==> flow/design.v <==
package link_pkg;
parameter RAIL_NUM = 2;
typedef logic [RAIL_NUM-1:0] multi_rail_bit;
endpackage
`timescale 1ns / 1ps
module debounce#(
  parameter                       DEBOUNCE_INTERVAL = 250000
)
(
  input                           clk,
  input                           rst,
  input                           in,
  output                          out
);
localparam CNT_W = $clog2(DEBOUNCE_INTERVAL);
logic [CNT_W-1:0] cnt;
logic out_r;
always @(posedge clk)
begin
  if(rst)
  begin
    out_r <= in;
    cnt <= 0;
  end
  else
  begin
    if(in != out_r)
    begin
      if(cnt >= DEBOUNCE_INTERVAL)
      begin
        out_r <= in;
      end
      else
      begin
        cnt <= cnt + 1;
      end
    end
    else
    begin
      cnt <= 0;
    end
  end
end
assign out = out_r;
endmodule
# == From RTL to reports: debounce ==
# What the tools print for debounce, step after step.
# Lines are those of the file above, counted from 1.
# Operators carry their Yosys type and port widths (W data, S select, Z words).
# Cell names lack the library's common part.
# A cell with -- has no value.
# setup
top,debounce
clock,clk
lib,sky130hd
lib_corner,tt_025C_1v80

# == After elaboration ==
# Source: Yosys, flattened and elaborated, memories not mapped. Widths are those after wreduce. Registers that Yosys merges into a memory's read port (data or address) are not register bits. Print and check cells do not count. Equal cells are merged and count once.
# word_totals
reg_bits,19
out_inout_bits,1
# op_classes
addsub,1
compare,1
n_eq,1
n_mux,3
bitwise,1
n_reduce_logical,4
# op_table
cell,n
$add A18 B1 Y18 const B,1
$ge A18 B18 Y1 const B,1
$reduce_bool A2 Y1,2
$mux W1,3
$reduce_and A2 Y1,1
$reduce_or A2 Y1,1
$ne A1 B1 Y1,1
$not A1 Y1,1

# == Depth ==
# Yosys ltp: most cells in a row. Word level: on the elaborated netlist, between registers, memories and ports. Mapped: between sequential cells and ports; inverters and the memories' decode and read muxes count.
# depth
word_depth,4
ABC_AREA,1
mapped_depth,9
mapped_depth_nobuf,9

# == Mapped cells and area ==
# Yosys stat after the flow's synthesis: flattened, memories mapped to cells. It holds for the ABC_AREA given above (unset counts as 0); a run with the other value may have another netlist.
# synth_totals
stdcells,178
mapped_area_mm2,0.0011223
seq_area_mm2,0.0003904
ffs,19
# types
type,n
dfxtp_1,18
nor2_1,43
nand2_1,42
nand3_1,20
inv_1,22
a21oi_1,13
buf_6,3
edfxtp_1,1
ha_1,2
nor3_4,1
nand2_4,1
nor2_4,1
nand3_2,1
o21ai_0,2
o21ai_1,2
xnor2_1,1
o21bai_1,1
nand2_2,1
# Other cell types: 3; their cells: 3.

# == Timing after synthesis ==
# Source: OpenSTA report_checks on the synthesized netlist (no wires, ideal clock, input and output delay 20% of the period each), path of least setup slack; recovery checks are left aside. Register names are those of the netlist, which keeps one name where synthesis merged equal registers.
# synth_timing
path_kind,register to register
start,reg cnt[14]
end,reg out_r
clock_period_ns,1.58
setup_ns,0.304
t_first_pin_ns,0.000
arrival_time_ns,0.990
required_time_ns,1.276
path_slack_ns,0.286
path_delay_ns,1.294
path_stages,6
period_less_setup_slack_ns,1.294
# "path_delay_ns" is the arrival time less input delay plus setup time.
# "path_stages": output pins that drive a net of the path, with the launching flip-flop's if there is one; two outputs of one cell count as two.
# "period_less_setup_slack_ns" = period - worst setup slack (recovery checks aside). The figure is calculated, with input and output delays left at 20% of the set period.
# Between the ends stands the longest chain of elaborated cells between them, by number of cells; it is not shown to be the way that was timed. Of several equally long chains one is given.
# Each line given opens the expression or statement behind the cell; cells for indexed reads and writes are added by Yosys, which also makes memories of some case tables.
# At most two assigning lines are given for a register; there are more.
# The path ends at the enable pin of a flip-flop; only ways to that pin are counted.
# synth_between
cell_sequence,dfxtp_1 nand2_2 nor3_4 nand2_4 buf_6 o21bai_1
elab_chain_len,3
# synth_rtl
element,line_no,text
"start, declared",16,logic [CNT_W-1:0] cnt;
"start, assigned",23,cnt <= 0;
"start, assigned",35,cnt <= cnt + 1;
$ge A18 B18 Y1,29,if(cnt >= DEBOUNCE_INTERVAL)
$reduce_bool A2 Y1,--,
$reduce_and A2 Y1,--,
"end, assigned",22,out_r <= in;
"end, assigned",31,out_r <= in;
"end, declared",17,logic out_r;

# == Timing after layout ==
# Path of least setup slack in the final report of run 1 (OpenROAD, finished layout, wires in). Where an end is a register, its clock arrival counts in the times.
# layout_timing
path_kind,register to output
start,reg out_r
end,out out
clock_period_ns,1.57
out_delay_ns,0.31
t_first_pin_ns,0.25
arrival_time_ns,1.17
required_time_ns,1.26
path_slack_ns,0.09
path_stages,2
# layout_between
cell_sequence,edfxtp_1 clkdlybuf4s50_1
elab_chain_len,0
# layout_rtl
element,line_no,text
"start, declared",17,logic out_r;
"start, assigned",22,out_r <= in;
"start, assigned",31,out_r <= in;
"end, declared",13,output                          out

# debounce through Yosys and OpenROAD on sky130hd: 2 stored runs, unordered, with their settings and measured results. The constraints put input and output delay at 20% of the set period each and load the outputs with 0.01 pF.
# "period_reached_ns": clock period set for the run, less the worst setup slack. It is reckoned from that one timing run; input and output delays stay at 20% of the period that was set.
# "worst_path_time_ns" means the part of the period allowed to the worst setup path (the constraints hold back 20% at inputs and 20% at outputs) less its slack; where the path has registers, the arrival times of their clocks count too.
# "power_mw": no workload was simulated; the value follows from the tool's default switching activity.
# A setting shown as - is not set for that run.
setting or result,run 1,run 2
period_ns,1.57,1.66
CORE_UTILIZATION,21,22
PLACE_DENSITY_LB_ADDON,0.29,0.27
CELL_PAD_IN_SITES_DETAIL_PLACEMENT,2,-
TNS_END_PERCENT,95,-
ABC_AREA,1,-
CTS_CLUSTER_DIAMETER,42,23
CAP_MARGIN,5,10
MIN_ROUTING_LAYER,met1,met2
MAX_ROUTING_LAYER,met4,met5
CORE_MARGIN,2,2
SLEW_MARGIN,20,20
SETUP_SLACK_MARGIN,-,-0.14
CELL_PAD_IN_SITES_GLOBAL_PLACEMENT,-,1
CTS_CLUSTER_SIZE,-,48
synth_chip_area_mm2,0.0011223,0.0010998
design.die.area_mm2,0.0059452,0.0055808
cell_area_final_mm2,0.0013288,0.0014139
final_util_pct,25.9,29.5
worst_setup_slack_ns,0.087,-0.057
final_setup_tns_ns,0.000,-0.115
worst_hold_slack_ns,0.488,0.478
power_mw,0.9052,0.8984
period_reached_ns,1.483,1.717
worst_path_time_ns,1.17,1.72
timing.worst_path_kind,register to output,register to register
